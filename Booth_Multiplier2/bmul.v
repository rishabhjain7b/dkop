==> flow/design.v <==
module bmul #(parameter n = 4)
(input [n-1:0]mu,mr,
input clk,rst,control,					 
output reg [2*n-1:0]o);
reg [n:0] r;
integer i=0;
reg [2*n-1:0]s;
reg [2*n-1:0]a;
always @(posedge clk)
begin
if(!rst)						 
begin
s<=0;
a<=0;
o<=0;
end
else 
if(!control)						 
begin
r <= {mr,1'b0};
if(mu[n-1]==0)
s<={{n{1'b0}},mu};
else
s<={{n{1'b1}},mu};
end
else
if(control)						 
begin
i<=i+1;
if(r[i+1]==1&&r[i]==0)
a<=a+(~(s<<i))+1'b1;
else
if(r[i+1]==0&&r[i]==1)
a<=a+(s<<i);
if(i==4)
begin
	o<=a;
	i<=0;
end
end
end
endmodule
== Step by step through the tools: bmul ==
The steps from the RTL of bmul to its reports follow in flow order.
Line numbers count from 1 in the design file above.
Cell names lack the library's common part.
Not given: --

* Top module: bmul
* Clock: clk
* Standard-cell library: sky130hd
* Timing corner: tt_025C_1v80

== Word-level counts ==
Source: Yosys, flattened and elaborated, memories not mapped. Widths are those after wreduce. Registers that Yosys merges into a memory's read port (data or address) are not register bits. Print and check cells do not count. Equal cells are merged and count once.

* Reductions and logical operators: 7
* Bitwise gates (word level): 4
* Add/sub/neg operators: 4
* Mux-type cells: 3
* Shift operators: 3
* Equal/unequal tests: 1

{| class="wikitable"
|+ Operators by type and width
! kind !! count
|-
| indexed select 5 x 32 -> 1 bit || 2
|-
| adder 32 x 2 -> 32 bit (second input constant) || 1
|-
| == test 32 x 4 -> 1 bit (second input constant) || 1
|-
| left shift 8 x 32 -> 8 bit || 1
|-
| 2-to-1 mux 8 bit || 3
|-
| adder 8 bit || 2
|-
| AND reduction 2 bit || 4
|-
| adder 8 x 1 -> 8 bit (second input constant) || 1
|-
| inverter 8 bit || 1
|-
| inverter 1 bit || 3
|-
| logical AND 1 bit || 2
|-
| nonzero test 2 bit || 1
|}

* Elaborated cells: 27
* Output and inout bits: 8
* Bits of input ports: 11
* Bits in registers: 60

== Depth ==
Yosys ltp: most cells in a row. Word level: on the elaborated netlist, between registers, memories and ports. Mapped: between sequential cells and ports; inverters and the memories' decode and read muxes count.

* Depth in word-level cells: 6
* ABC_AREA: 0
* Mapped depth: 14
* Depth with buffers taken out: 13

== Netlist ==
The flow's flattened synthesis, as Yosys stat reports it; memories are mapped. The netlist is that of the ABC_AREA named above (0 if unset); the other value can give another one.

* Chip area (Yosys): 3499.6 µm²
* Standard cells after synthesis: 349
* Sequential part of the area: 1481.4 µm²
* Mapped flip-flops: 56

{| class="wikitable"
|+ Cells by type
! cell !! count !! area in all (µm²)
|-
| edfxtp_1 || 36 || 1.08E+03
|-
| dfxtp_1 || 20 || 400.384
|-
| ha_1 || 18 || 225.216
|-
| xnor2_1 || 24 || 210.202
|-
| mux2i_1 || 20 || 200.192
|-
| nor2_1 || 33 || 123.869
|-
| nand2_1 || 25 || 93.84
|-
| a211oi_1 || 12 || 90.086
|-
| xor2_1 || 10 || 87.584
|-
| nand3_1 || 15 || 75.072
|-
| nand4_1 || 10 || 62.56
|-
| inv_1 || 16 || 60.058
|-
| o21ai_0 || 10 || 50.048
|-
| and2_1 || 7 || 43.792
|-
| and3_1 || 7 || 43.792
|-
| fa_1 || 2 || 40.038
|-
| a21oi_1 || 7 || 35.034
|-
| nor3_1 || 7 || 35.034
|}

Not listed: further types 41, cells in them 70.

== Worst setup path after synthesis ==
Source: OpenSTA report_checks on the synthesized netlist (no wires, ideal clock, input and output delay 20% of the period each), path of least setup slack; recovery checks are left aside. Register names are those of the netlist, which keeps one name where synthesis merged equal registers.

* Path kind: reg2reg
* Start point: reg i[19]
* End point: reg a[7]
* Launch time at the first pin: 0.000 ns
* Slack: 0.014 ns
* Period: 3.08 ns
* Path delay: 3.066 ns
* Buffers on the path: 0
* Data required time: 3.008 ns
* Arrival time: 2.994 ns
* Stages on the path: 13
* Synthesis period reached: 3.066 ns

"path delay" is the arrival time less input delay plus setup time.
"stages on the path": output pins that drive a net of the path, with the launching flip-flop's if there is one; two outputs of one cell count as two.
"synthesis period reached" = period - worst setup slack (recovery checks aside). The figure is calculated, with input and output delays left at 20% of the set period.
The rows between start and end are the longest chain of elaborated cells between them; the timing report does not say that the signal goes this way. Where chains are equally long, one stands for them.
A line is the first line of the expression or statement that the cell stems from. Yosys adds cells for indexed reads and writes and turns some case tables into memories.
At most two assigning lines are given for a register; there are more.

* Path through: edfxtp_1 -> nor4_2 -> nand4_1 -> nor2_4 -> nand2_1 -> or3_1 -> ha_1 -> nor2b_1 -> o2111a_1 -> o31ai_1 -> a211oi_1 -> mux2i_1 -> mux2i_1
* Length of the longest elaborated chain: 6
* Elaborated cells between the ends (all ways): 16

{| class="wikitable"
|+ Ends and longest elaborated chain, after synthesis
! what !! RTL line !! source
|-
| start, declared || 6 || <nowiki>integer i=0;</nowiki>
|-
| start, assigned || 29 || <nowiki>i<=i+1;</nowiki>
|-
| start, assigned || 38 || <nowiki>i<=0;</nowiki>
|-
| adder 32 x 2 -> 32 bit || 33 || <nowiki>if(r[i+1]==0&&r[i]==1)</nowiki>
|-
| indexed select 5 x 32 -> 1 bit || 33 ||
|-
| inverter 1 bit || 33 ||
|-
| logical AND 1 bit || 33 ||
|-
| 2-to-1 mux 8 bit || 33 ||
|-
| 2-to-1 mux 8 bit || 30 || <nowiki>if(r[i+1]==1&&r[i]==0)</nowiki>
|-
| end, assigned || 31 || <nowiki>a<=a+(~(s<<i))+1'b1;</nowiki>
|-
| end, assigned || 34 || <nowiki>a<=a+(s<<i);</nowiki>
|-
| end, declared || 8 || <nowiki>reg [2*n-1:0]a;</nowiki>
|}

== Path in the finished layout ==
From the final timing report of run B: the path of least setup slack in the routed layout; clock arrival at registers is part of the times.

* Path kind: reg2reg
* Start point: reg i[22]
* End point: reg a[7]
* Data required time: 2.29 ns
* Period: 2.03 ns
* Arrival time: 3.36 ns
* Buffers on the path: 1
* Slack: -1.07 ns
* Launch time at the first pin: 0.32 ns
* Stages on the path: 13

The rows between start and end are the longest chain of elaborated cells between them; the timing report does not say that the signal goes this way. Where chains are equally long, one stands for them.
At most two assigning lines are given for a register; there are more.

* Path through: edfxtp_1 -> nor4_2 -> nand4_1 -> nor2_4 -> buf_4 -> or2b_1 -> ha_1 -> or3_4 -> o32a_1 -> o21ai_0 -> a211oi_2 -> mux2i_1 -> mux2i_1
* Length of the longest elaborated chain: 6
* Elaborated cells between the ends (all ways): 16

{| class="wikitable"
|+ Ends and longest elaborated chain, after layout
! what !! RTL line !! source
|-
| start, declared || 6 || <nowiki>integer i=0;</nowiki>
|-
| start, assigned || 29 || <nowiki>i<=i+1;</nowiki>
|-
| start, assigned || 38 || <nowiki>i<=0;</nowiki>
|-
| adder 32 x 2 -> 32 bit || 33 || <nowiki>if(r[i+1]==0&&r[i]==1)</nowiki>
|-
| indexed select 5 x 32 -> 1 bit || 33 ||
|-
| inverter 1 bit || 33 ||
|-
| logical AND 1 bit || 33 ||
|-
| 2-to-1 mux 8 bit || 33 ||
|-
| 2-to-1 mux 8 bit || 30 || <nowiki>if(r[i+1]==1&&r[i]==0)</nowiki>
|-
| end, assigned || 31 || <nowiki>a<=a+(~(s<<i))+1'b1;</nowiki>
|-
| end, assigned || 34 || <nowiki>a<=a+(s<<i);</nowiki>
|-
| end, declared || 8 || <nowiki>reg [2*n-1:0]a;</nowiki>
|}

Below are 2 stored runs of the flow (Yosys, OpenROAD; platform sky130hd) on bmul, each with its settings and what was measured, unordered. Constraints: input delay and output delay 20% of the set period each, output load 0.01 pF.
"clock period achieved" means the clock period less the worst setup slack. The figure is calculated, with input and output delays left at 20% of the set period.
By "critical path time" is meant the share of the clock period that the worst setup path is allowed (20% is reserved at inputs, 20% at outputs), minus its slack. Clock arrival times at its registers enter into it.
By "power consumption" is meant OpenSTA's value without simulated activity: inputs other than the clock are taken to toggle once in ten clock periods, and the tool carries that through the logic.

=== Run A ===
{| class="wikitable"
! Setting !! Value
|-
| period_ns || 2.33
|-
| CORE_UTILIZATION || 63
|-
| PLACE_DENSITY_LB_ADDON || 0.19
|-
| CORE_ASPECT_RATIO || 0.53
|-
| CORE_MARGIN || 3
|-
| TNS_END_PERCENT || 100
|-
| GPL_TIMING_DRIVEN || 1
|-
| GPL_ROUTABILITY_DRIVEN || 1
|-
| MIN_ROUTING_LAYER || met2
|-
| CAP_MARGIN || 20
|-
| SLEW_MARGIN || 20
|}
Unfinished; error GRT-0116 in routing.

=== Run B ===
{| class="wikitable"
! Setting !! Value
|-
| period_ns || 2.03
|-
| CORE_UTILIZATION || 48
|-
| SETUP_SLACK_MARGIN || -0.02
|-
| PLACE_DENSITY_LB_ADDON || 0.01
|-
| ABC_AREA || 0
|-
| CTS_CLUSTER_DIAMETER || 344
|-
| SLEW_MARGIN || 20
|-
| MAX_ROUTING_LAYER || met5
|-
| CAP_MARGIN || 20
|-
| CORE_MARGIN || 2
|-
! Result !! Value
|-
| Clock period achieved || 3.099 ns
|-
| Worst hold slack in the final report || 0.501 ns
|-
| Full die area || 7989.7 µm²
|-
| Power consumption || 2.308 mW
|-
| Setup slack of the worst path || -1.069 ns
|-
| Post-synthesis cell area || 3499.6 µm²
|-
| Utilization of the finished layout || 0.669
|-
| Critical path time || 3.10 ns
|-
| Critical path type || reg2reg
|-
| Standard-cell area after layout || 4777.1 µm²
|}
